==> flow/design.v <==
module UART_rx
#(
parameter BAUDRATE = 19200, parameter FREQ = 50_000_000
)
(
input clk,
input rst,
input rx,
output reg rx_done,
output [7:0] readval
);
localparam lOCALFREQ = BAUDRATE;
localparam NUMBER_TO_COUNT_TO = FREQ/(lOCALFREQ);
initial rx_done = 0;
initial dataReg = 0;
reg clkWire;
wire en;
reg [32:0] counter;
wire [32:0] counter_next;
always @(posedge clk or posedge rst) begin
	if (rst == 1) begin
	  	counter <= 0;
		clkWire<=0;
	end
	else begin
		counter <= counter_next;
		clkWire <= counter == (NUMBER_TO_COUNT_TO)/16 ? 1 : 0;
	end
end
assign counter_next = counter == (NUMBER_TO_COUNT_TO)/16 + 1 ? 0 : counter+1;
assign en = clkWire;
localparam IDLE=2'b00,START=2'b01,STOP=2'b10,DATA=2'b11;
reg [1:0] stateReg, nextStateReg;
reg [7:0] dataReg, nextDataReg;
reg [3:0] dataRegSize, nextDataRegSize;
reg [3:0] countingReg, nextCountingReg;
always @(posedge clk or posedge rst) 
begin
  if(rst) 
    begin
		dataReg <= 0;
		dataRegSize <= 0;
      stateReg	<= IDLE;
  		countingReg <= 0;
    end
  else
    begin
      dataReg <= nextDataReg;
      dataRegSize <= nextDataRegSize;
      stateReg <= nextStateReg;
  		countingReg <= nextCountingReg;
    end
end
always @* begin
  rx_done = 1'b0;
  nextStateReg=stateReg;
  nextCountingReg=countingReg;
  nextDataRegSize=dataRegSize;
  nextDataReg=dataReg;
  case(stateReg) 
     IDLE: begin
       if(~rx)  
          begin
            nextStateReg=START;
            nextCountingReg=0;
          end
     end
     START: begin
		  if(en) begin
			 if(countingReg == 4'd7)  
				 begin
					nextCountingReg=0;
					nextStateReg=DATA;
					nextDataRegSize = 0;
				 end
			 else
				 begin
					nextCountingReg=countingReg+1;
				 end
			end
     end
     DATA: begin
		 if(en) begin
			 if(countingReg == 4'd15) begin
				 nextCountingReg = 0;
				 nextDataReg =  {rx, dataReg[7:1]};
				 if(dataRegSize == 4'b1000 - 1) begin 
					nextStateReg = STOP;
				 end
				 else begin
					 nextDataRegSize = dataRegSize +1;
				 end
			 end
			 else begin
				 nextCountingReg=countingReg+1;
			 end
		 end
     end
     STOP: begin  
	   if(en) begin
			if(countingReg == 4'd15) begin 
				rx_done = 1'b1;
				nextStateReg = IDLE;
			end
			else begin
				nextCountingReg = countingReg + 1;
			end
		end
     end
  endcase
end
assign readval = dataReg;
endmodule
[Step by step through the tools: UART_rx]
What the tools print for UART_rx, step after step.
Line numbers count from 1 in the design file above.
Operators carry their Yosys type and port widths (W data, S select, Z words).
Cell names lack the library's common part.
The mark -- stands for no value.
Set-up
  design top: UART_rx
  clock: clk
  standard-cell library: sky130hd
  library corner: tt_025C_1v80

[Word-level counts]
Source: Yosys, flattened and elaborated, memories not mapped. Widths are those after wreduce. Registers that Yosys merges into a memory's read port (data or address) are not register bits. Print and check cells do not count. Equal cells are merged and count once.
Bit counts
  bits in registers: 52
  cells after elaboration: 68
  output and inout bits: 9
  input bits: 3
Cells by class
  muxes and demuxes: 31
  add/sub/neg operators: 3
  reductions and logical operators: 8
  equal/unequal tests: 18
  bitwise gates (word level): 2
Operator list (number)
  $eq A33 B8 Y1 const B: 2
  $mux W4: 12
  $add A33 B1 Y33 const B: 1
  $mux W33: 1
  $mux W8: 3
  $ne A2 B2 Y1 const B: 10
  $pmux W4 S4: 1
  $mux W2: 8
  $add A4 B1 Y4 const B: 2
  $eq A4 B3 Y1 const B: 2
  $reduce_and A8 Y1: 1
  $pmux W4 S2: 1
  $pmux W2 S4: 1
  $reduce_or A3 Y1: 2
  $reduce_and A6 Y1: 1
  $reduce_and A5 Y1: 1
  $eq A2 B2 Y1 const B: 2
  $eq A4 B4 Y1 const B: 1
  $reduce_and A3 Y1: 1
  $mux W1: 3
  $not A1 Y1: 2
  $eq A2 B1 Y1 const B: 1
  $logic_not A2 Y1: 1
  $reduce_or A2 Y1: 1
  $pmux W1 S2: 1

[Logic depth]
Longest topological path by Yosys (ltp), each cell counted once; first at word level (registers and memories cut), then after technology mapping (sequential cells cut; the memories' decode and read muxes count).
Logic depth
  depth after elaboration: 5
  ABC_AREA: 0
  mapped depth: 5
  gate-level depth less buffers: 5

[Netlist]
The flow's flattened synthesis, as Yosys stat reports it; memories are mapped. The netlist is that of the ABC_AREA named above (0 if unset); the other value can give another one.
Cell types
  dfrtp_1: number 53, total area 1.33E+03 um^2
  xnor2_1: number 27, total area 236.477 um^2
  nand3_1: number 21, total area 105.101 um^2
  mux2_2: number 8, total area 90.086 um^2
  nand4_1: number 11, total area 68.816 um^2
  nand2_1: number 15, total area 56.304 um^2
  nor4_1: number 9, total area 56.304 um^2
  nor2_1: number 14, total area 52.55 um^2
  ha_1: number 4, total area 50.048 um^2
  nor3_1: number 9, total area 45.043 um^2
  and3_1: number 7, total area 43.792 um^2
  o21ai_0: number 8, total area 40.038 um^2
  inv_1: number 10, total area 37.536 um^2
  dfstp_2: number 1, total area 26.275 um^2
  o2bb2ai_1: number 3, total area 26.275 um^2
  xor2_1: number 3, total area 26.275 um^2
  o211ai_1: number 3, total area 22.522 um^2
  mux2i_1: number 2, total area 20.019 um^2
Not listed: further types 23, cells in them 27.
Synthesis totals
  flip-flop cells: 54
  area of sequential cells: 1352.5 um^2
  standard cells after synthesis: 235
  buffers: 4
  chip area (Yosys): 2557.5 um^2

[Worst setup path after synthesis]
Source: OpenSTA report_checks on the synthesized netlist (no wires, ideal clock, input and output delay 20% of the period each), path of least setup slack; recovery checks are left aside. Register names are those of the netlist, which keeps one name where synthesis merged equal registers.
Timing post-synthesis
  kind: reg-to-reg
  start point: reg stateReg
  end point: reg dataRegSize[2]
  required time: 2.795 ns
  path buffers: 1
  clock period: 2.86 ns
  setup time: 0.065 ns
  path slack: 1.138 ns
  launch time at the first pin: 0.000 ns
  stages on the path: 6
  path delay: 1.723 ns
  arrival: 1.658 ns
  synthesis period reached: 1.722 ns
"path delay" = arrival - input delay + setup time.
"stages on the path": output pins that drive a net of the path, with the launching flip-flop's if there is one; two outputs of one cell count as two.
"synthesis period reached" = period - worst setup slack (recovery checks aside). The figure is calculated, with input and output delays left at 20% of the set period.
An end named without its bit number is one bit of that signal or, where synthesis recoded a state register, one of its new flip-flops.
On the way, post-synthesis
  path through: dfrtp_1 > buf_6 > or3_4 > or4b_4 > nor3b_2 > a211o_1
Ends and longest elaborated chain, post-synthesis
  from (decl): RTL line 33  | reg [1:0] stateReg, nextStateReg;
  from (assign): RTL line 43  | stateReg <= IDLE;
  from (assign): RTL line 50  | stateReg <= nextStateReg;
  to (assign): RTL line 42  | dataRegSize <= 0;
  to (assign): RTL line 49  | dataRegSize <= nextDataRegSize;
  to (decl): RTL line 35  | reg [3:0] dataRegSize, nextDataRegSize;
Chain of elaborated cells between the ends: none given.

[Path in the finished layout]
Path of least setup slack in the final report of record 1 (OpenROAD, finished layout, wires in). Where an end is a register, its clock arrival counts in the times.
Timing post-layout
  kind: reg-to-reg
  start point: reg stateReg
  end point: reg dataRegSize[2]
  launch time at the first pin: 0.30 ns
  arrival: 2.07 ns
  required time: 2.23 ns
  setup time: 0.06 ns
  path slack: 0.16 ns
  stages on the path: 5
  path buffers: 0
  clock period: 1.99 ns
An end named without its bit number is one bit of that signal or, where synthesis recoded a state register, one of its new flip-flops.
On the way, post-layout
  path through: dfrtp_1 > or3_4 > or4b_4 > nor3b_2 > a211o_1
Ends and longest elaborated chain, post-layout
  from (decl): RTL line 33  | reg [1:0] stateReg, nextStateReg;
  from (assign): RTL line 43  | stateReg <= IDLE;
  from (assign): RTL line 50  | stateReg <= nextStateReg;
  to (assign): RTL line 42  | dataRegSize <= 0;
  to (assign): RTL line 49  | dataRegSize <= nextDataRegSize;
  to (decl): RTL line 35  | reg [3:0] dataRegSize, nextDataRegSize;
Chain of elaborated cells between the ends: none given.

Lab notebook: UART_rx

Stored flow runs of UART_rx (2 of them; Yosys, OpenROAD, sky130hd). They differ in their settings and are not a sequence. Constraints: input delay and output delay 20% of the set period each, output load 0.01 pF.
"achieved clock period (ns)" means the clock period less the worst setup slack. The figure is calculated, with input and output delays left at 20% of the set period.
"worst setup path time (ns)" = time allowed to the worst setup path (clock period - input delay - output delay, where it has them) - its slack; a late launch clock adds to it, a late capture clock takes from it.
"finish__power__total" rests on the timing tool's default activity at the inputs, not on a simulated workload.

Flow files of record 1
==> flow/run.sh <==
#!/bin/bash
# the make line also repeats the synthesis and layout settings of config.mk as NAME=value (left out here)
make -C /OpenROAD-flow-scripts/flow DESIGN_CONFIG=/design/flow/config.mk WORK_HOME=/design/flow/orfs CLKGATE_MAP_FILE= finish
==> flow/config.mk <==
export PLATFORM = sky130hd
export DESIGN_NAME = UART_rx
export DESIGN_NICKNAME = UART_rx
export VERILOG_FILES = /design/flow/design.v
export SDC_FILE = /design/flow/constraint.sdc
export NUM_CORES = 4
export LEC_CHECK = 0
export CAP_MARGIN = 20
export CORE_MARGIN = 2
export CORE_UTILIZATION = 55
export SLEW_MARGIN = 20
==> flow/constraint.sdc <==
create_clock -name core_clock -period 1.99 [get_ports {clk}]
set_input_delay 0.3980 -clock core_clock [delete_from_list [all_inputs] [get_ports {clk}]]
set_output_delay 0.3980 -clock core_clock [all_outputs]
set_load 0.01 [all_outputs]

report of record 1
yosys chip area after synthesis (um^2): 2557.5
finish__design__die__area: 5211.4
finish__design__instance__area__stdcell: 2850.2
finish__design__instance__utilization: 0.6457
finish__timing__setup__ws: 0.163
finish__timing__setup__tns: 0.000
finish__timing__hold__ws: 0.440
finish__power__total: 1.717e-03
achieved clock period (ns): 1.827
worst setup path time (ns): 1.83
worst setup path kind: reg-to-reg

Flow files of record 2
==> flow/run.sh <==
#!/bin/bash
# the make line also repeats the synthesis and layout settings of config.mk as NAME=value (left out here)
make -C /OpenROAD-flow-scripts/flow DESIGN_CONFIG=/design/flow/config.mk WORK_HOME=/design/flow/orfs CLKGATE_MAP_FILE= finish
==> flow/config.mk <==
export PLATFORM = sky130hd
export DESIGN_NAME = UART_rx
export DESIGN_NICKNAME = UART_rx
export VERILOG_FILES = /design/flow/design.v
export SDC_FILE = /design/flow/constraint.sdc
export NUM_CORES = 4
export LEC_CHECK = 0
export CAP_MARGIN = 20
export CELL_PAD_IN_SITES_DETAIL_PLACEMENT = 2
export CORE_ASPECT_RATIO = 1.92
export CORE_MARGIN = 2
export CORE_UTILIZATION = 66
export CTS_CLUSTER_DIAMETER = 145
export MAX_ROUTING_LAYER = met5
export PLACE_DENSITY_LB_ADDON = 0.28
export SETUP_SLACK_MARGIN = 0.34
export SLEW_MARGIN = 20
==> flow/constraint.sdc <==
create_clock -name core_clock -period 3.12 [get_ports {clk}]
set_input_delay 0.6240 -clock core_clock [delete_from_list [all_inputs] [get_ports {clk}]]
set_output_delay 0.6240 -clock core_clock [all_outputs]
set_load 0.01 [all_outputs]

report of record 2: did not finish, place, DPL-0033
